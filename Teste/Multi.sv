==> flow/design.v <==
module Multi(MultA, MultB, Hi, Lo, MultControl, Clk, Reset, out);
	input logic Clk, Reset;
	input logic [31:0] MultA, MultB;
	input logic MultControl;
	output logic [31:0] Hi, Lo;
	output logic out;
	logic [31:0] C;
	logic [64:0] A, S, P;
	logic [1:0] finalP;
	logic [63:0] result;
	logic resultHiLo, start;
	logic [5:0] contador;
    always @(posedge Clk or posedge Reset)begin
		if (Reset) begin
			Hi <= 32'b0;
			Lo <= 32'b0;
			A <= 65'b0;
			S <= 65'b0;
			P <= 65'b0;
			C <= 32'b0;
			contador <= 6'b0;
			finalP <= 2'b0;
			resultHiLo <= 0;
			start <= 0;
			out <= 0;
		end else if (MultControl) begin
			if(start == 0) begin
				A = {MultA[31:0], 33'b0};
				C = (~A + 1'b1);
				S = {C, 33'b0};
				P = {32'b0, MultB[31:0], 1'b0};
				start = 1;
			end else if(contador < 32) begin
				finalP = P[1:0];
				case (finalP)
					2'b01: P = P + A;
					2'b10: P = P + S;
					2'b00: P = P;
					2'b11: P = P;
				endcase
				P = P >> 1;
				contador = contador + 1;
			end
		end else if (contador == 32) begin
				result = P[64:1];
				Hi <= result[63:32];
				Lo <= result[31:0];
				resultHiLo <= 0;
				out <= 1;
		end
    end
endmodule
From RTL to reports: Multi. What the tools print for Multi, step after step. Lines are those of the file above, counted from 1. Operators carry their Yosys type and port widths (W data, S select, Z words). Cell names lack the library's common part. A cell with n/a has no value.

Design top: Multi. Clock port: Clk. Cell library: sky130hd. Corner: tt_025C_1v80.

Elaborated design. Yosys after proc, flatten, opt, wreduce and memory -nomap, before mapping. Memory bits, and registers merged into a memory's read port (data or address), are not among the register bits. Print and check cells are not counted. Equal cells are merged and count once.

Under bits in registers stands 201. Under input port bits stands 67. The figure for output and inout port bits is 65. For word-level cells the number is 30.

The entry for add/subtract/negate cells reads 4. The figure for $lt $le $gt $ge is 1. The entry for equal/unequal tests reads 5. The entry for muxes and demuxes reads 3. The figure for bitwise logic cells is 3. For reduce/logical cells the number is 6.

Operators with widths (number): $pmux W65 S3 (1); $add A65 B65 Y65 (2); $mux W65 (2); $not A1 Y32 const A (1); $add A32 B1 Y32 const B (1); $reduce_and A2 Y1 (3); $add A6 B1 Y6 const B (1); $lt A6 B6 Y1 const B (1); $eq A6 B6 Y1 const B (1); $eq A2 B2 Y1 const B (2); $reduce_and A3 Y1 (1); $not A1 Y1 (2); $eq A2 B1 Y1 const B (1); $ne A2 B1 Y1 const B (1); $logic_not A2 Y1 (1); $reduce_or A2 Y1 (1).

Depth. Longest topological path by Yosys (ltp), each cell counted once; first at word level (registers and memories cut), then after technology mapping (sequential cells cut; the memories' decode and read muxes count).

The figure for depth in word-level cells is 5. The entry for ABC_AREA reads 0. Mapped depth: 15. The entry for depth with buffers taken out reads 14.

After synthesis. Source: synth_stat.txt of the flow (Yosys; design flattened, memories mapped). It holds for the ABC_AREA given above (unset counts as 0); a run with the other value may have another netlist. Totals and module areas in this step are rounded.

Mapped cells: 776. The figure for chip area (Yosys) is 0.0086 sq mm. The entry for flip-flop cells reads 167.

Cell types: dfrtp_1 (number 167, area in all 4.18E+03 sq um); mux2_2 (number 94, area in all 1.06E+03 sq um); ha_1 (number 34, area in all 425.408 sq um); o21ai_0 (number 69, area in all 345.331 sq um); mux2i_1 (number 32, area in all 320.307 sq um); nand2_1 (number 67, area in all 251.491 sq um); nor2b_1 (number 33, area in all 206.448 sq um); xnor2_1 (number 22, area in all 192.685 sq um); a21oi_1 (number 36, area in all 180.173 sq um); a22oi_1 (number 17, area in all 127.622 sq um); a21o_1 (number 15, area in all 112.608 sq um); clkbuf_1 (number 27, area in all 101.347 sq um); nor2_1 (number 21, area in all 78.826 sq um); nand4_1 (number 12, area in all 75.072 sq um); xor2_1 (number 8, area in all 70.067 sq um); o21ai_1 (number 13, area in all 65.062 sq um); nand2b_1 (number 8, area in all 50.048 sq um); o21a_1 (number 6, area in all 45.043 sq um).

Other cell types: 52; their cells: 95.

Path before layout. Path of least setup slack by OpenSTA after synthesis, without wires, with an ideal clock, recovery checks aside; 20% of the period is set as input and as output delay. Where synthesis merged equal registers, the netlist keeps one of their names.

Path kind: register to register. Start: reg P[1]. End: reg P[62]. The entry for period reads 3.6 ns. For setup time the number is 0.142 ns. For launch time at the first pin the number is 0.000 ns. The figure for arrival is 2.877 ns. The figure for slack is 0.581 ns. Path delay: 3.019 ns. The figure for driving pins on the path is 15. The entry for buffers on the path reads 1. Under synthesis period reached stands 3.019 ns.

"path delay" is the arrival time less input delay plus setup time. "driving pins on the path" counts driving pins, that of a launching flip-flop among them; a cell with two outputs on the path counts twice. "synthesis period reached" = period - worst setup slack (recovery checks aside). The figure is calculated, with input and output delays left at 20% of the set period. The rows between start and end are the longest chain of elaborated cells between them; the timing report does not say that the signal goes this way. Where chains are equally long, one stands for them. Each line given opens the expression or statement behind the cell; cells for indexed reads and writes are added by Yosys, which also makes memories of some case tables. At most two assigning lines are given for a register; there are more.

Cells stage by stage: dfrtp_1 ha_1 clkbuf_1 nor2b_1 ha_1 inv_1 fa_1 and2b_1 o2111ai_2 a21oi_2 o31ai_4 o41ai_4 nand3_1 nand4_1 o311ai_1. The entry for cells in the longest elaborated chain reads 5.

RTL lines, path post-synthesis: start: declaration (RTL line 8) `logic [64:0] A, S, P;`; start: assignment (RTL line 31) `P = {32'b0, MultB[31:0], 1'b0};`; start: assignment (RTL line 36) `2'b01: P = P + A;`; $eq A2 B2 Y1 (RTL line 35) `case (finalP)`; $reduce_or A2 Y1; $pmux W65 S3 (RTL line 35); $mux W65 (RTL line 33) `end else if(contador < 32) begin`; $mux W65 (RTL line 27) `if(start == 0) begin`; end: assignment (RTL line 31); end: assignment (RTL line 36); end: declaration (RTL line 8).

Timing after layout. From the final timing report of run A: the path of least setup slack in the routed layout; clock arrival at registers is part of the times.

Path kind: register to register. Start: reg P[1]. End: reg P[52]. The entry for period reads 3.21 ns. For setup time the number is 0.13 ns. For launch time at the first pin the number is 0.42 ns. The figure for arrival is 3.17 ns. The figure for slack is 0.35 ns. The figure for driving pins on the path is 14. The entry for buffers on the path reads 2.

The rows between start and end are the longest chain of elaborated cells between them; the timing report does not say that the signal goes this way. Where chains are equally long, one stands for them. At most two assigning lines are given for a register; there are more.

Cells stage by stage: dfrtp_1 ha_4 buf_6 nor2b_1 ha_1 and2b_1 o2111ai_2 a21oi_2 o31ai_4 buf_4 o21bai_4 a31oi_2 xor2_1 o21ai_1. The entry for cells in the longest elaborated chain reads 5.

RTL lines, path after layout: start: declaration (RTL line 8) `logic [64:0] A, S, P;`; start: assignment (RTL line 31) `P = {32'b0, MultB[31:0], 1'b0};`; start: assignment (RTL line 36) `2'b01: P = P + A;`; $eq A2 B2 Y1 (RTL line 35) `case (finalP)`; $reduce_or A2 Y1; $pmux W65 S3 (RTL line 35); $mux W65 (RTL line 33) `end else if(contador < 32) begin`; $mux W65 (RTL line 27) `if(start == 0) begin`; end: assignment (RTL line 31); end: assignment (RTL line 36); end: declaration (RTL line 8).

Lab notebook: Multi

Module Multi, platform sky130hd: 2 stored runs of the flow (Yosys, OpenROAD) with differing settings, in no particular order. Input and output delays are each 20% of the period that was set; the output load is 0.01 pF. "clock period achieved" is the run's clock period less its worst setup slack. It is reckoned from that one timing run; input and output delays stay at 20% of the period that was set. The measured numbers are rounded.

Files of run A:
==> flow/run.sh <==
#!/bin/bash
# the make line also repeats the synthesis and layout settings of config.mk as NAME=value (left out here)
make -C /OpenROAD-flow-scripts/flow DESIGN_CONFIG=/design/flow/config.mk WORK_HOME=/design/flow/orfs CLKGATE_MAP_FILE= finish
==> flow/config.mk <==
export PLATFORM = sky130hd
export DESIGN_NAME = Multi
export DESIGN_NICKNAME = Multi
export VERILOG_FILES = /design/flow/design.v
export SDC_FILE = /design/flow/constraint.sdc
export NUM_CORES = 4
export LEC_CHECK = 0
export CAP_MARGIN = 20
export CORE_MARGIN = 2
export CORE_UTILIZATION = 40
export SETUP_SLACK_MARGIN = 0.41
export SLEW_MARGIN = 20
==> flow/constraint.sdc <==
create_clock -name core_clock -period 3.21 [get_ports {Clk}]
set_input_delay 0.6420 -clock core_clock [delete_from_list [all_inputs] [get_ports {Clk}]]
set_output_delay 0.6420 -clock core_clock [all_outputs]
set_load 0.01 [all_outputs]

Results of run A. The total negative slack on setup checks comes to 0.000 ns. The measured standard-cell area after layout is 0.012 sq mm. The full die area reads 0.023 sq mm. For the worst setup slack after layout the run shows 0.35 ns. The measured worst hold slack in the final report is 0.48 ns. The measured chip area after synthesis (Yosys) is 0.0086 sq mm. The clock period achieved is 2.861 ns. The utilization after layout comes to 55%.

Files of run B:
==> flow/run.sh <==
#!/bin/bash
# the make line also repeats the synthesis and layout settings of config.mk as NAME=value (left out here)
make -C /OpenROAD-flow-scripts/flow DESIGN_CONFIG=/design/flow/config.mk WORK_HOME=/design/flow/orfs CLKGATE_MAP_FILE= finish
==> flow/config.mk <==
export PLATFORM = sky130hd
export DESIGN_NAME = Multi
export DESIGN_NICKNAME = Multi
export VERILOG_FILES = /design/flow/design.v
export SDC_FILE = /design/flow/constraint.sdc
export NUM_CORES = 4
export LEC_CHECK = 0
export ABC_AREA = 0
export CAP_MARGIN = 20
export CELL_PAD_IN_SITES_GLOBAL_PLACEMENT = 0
export CORE_MARGIN = 2
export CORE_UTILIZATION = 25
export MIN_ROUTING_LAYER = met1
export PLACE_DENSITY_LB_ADDON = 0.24
export SETUP_SLACK_MARGIN = 0.14
export SLEW_MARGIN = 20
==> flow/constraint.sdc <==
create_clock -name core_clock -period 2.97 [get_ports {Clk}]
set_input_delay 0.5940 -clock core_clock [delete_from_list [all_inputs] [get_ports {Clk}]]
set_output_delay 0.5940 -clock core_clock [all_outputs]
set_load 0.01 [all_outputs]

Results of run B. The measured standard-cell area after layout is 0.012 sq mm. The measured worst hold slack in the final report is 0.47 ns. The measured chip area after synthesis (Yosys) is 0.0086 sq mm. The utilization after layout comes to 34%. The full die area reads 0.036 sq mm. For the worst setup slack after layout the run shows 0.12 ns. The clock period achieved is 2.850 ns. The total negative slack on setup checks comes to 0.000 ns.
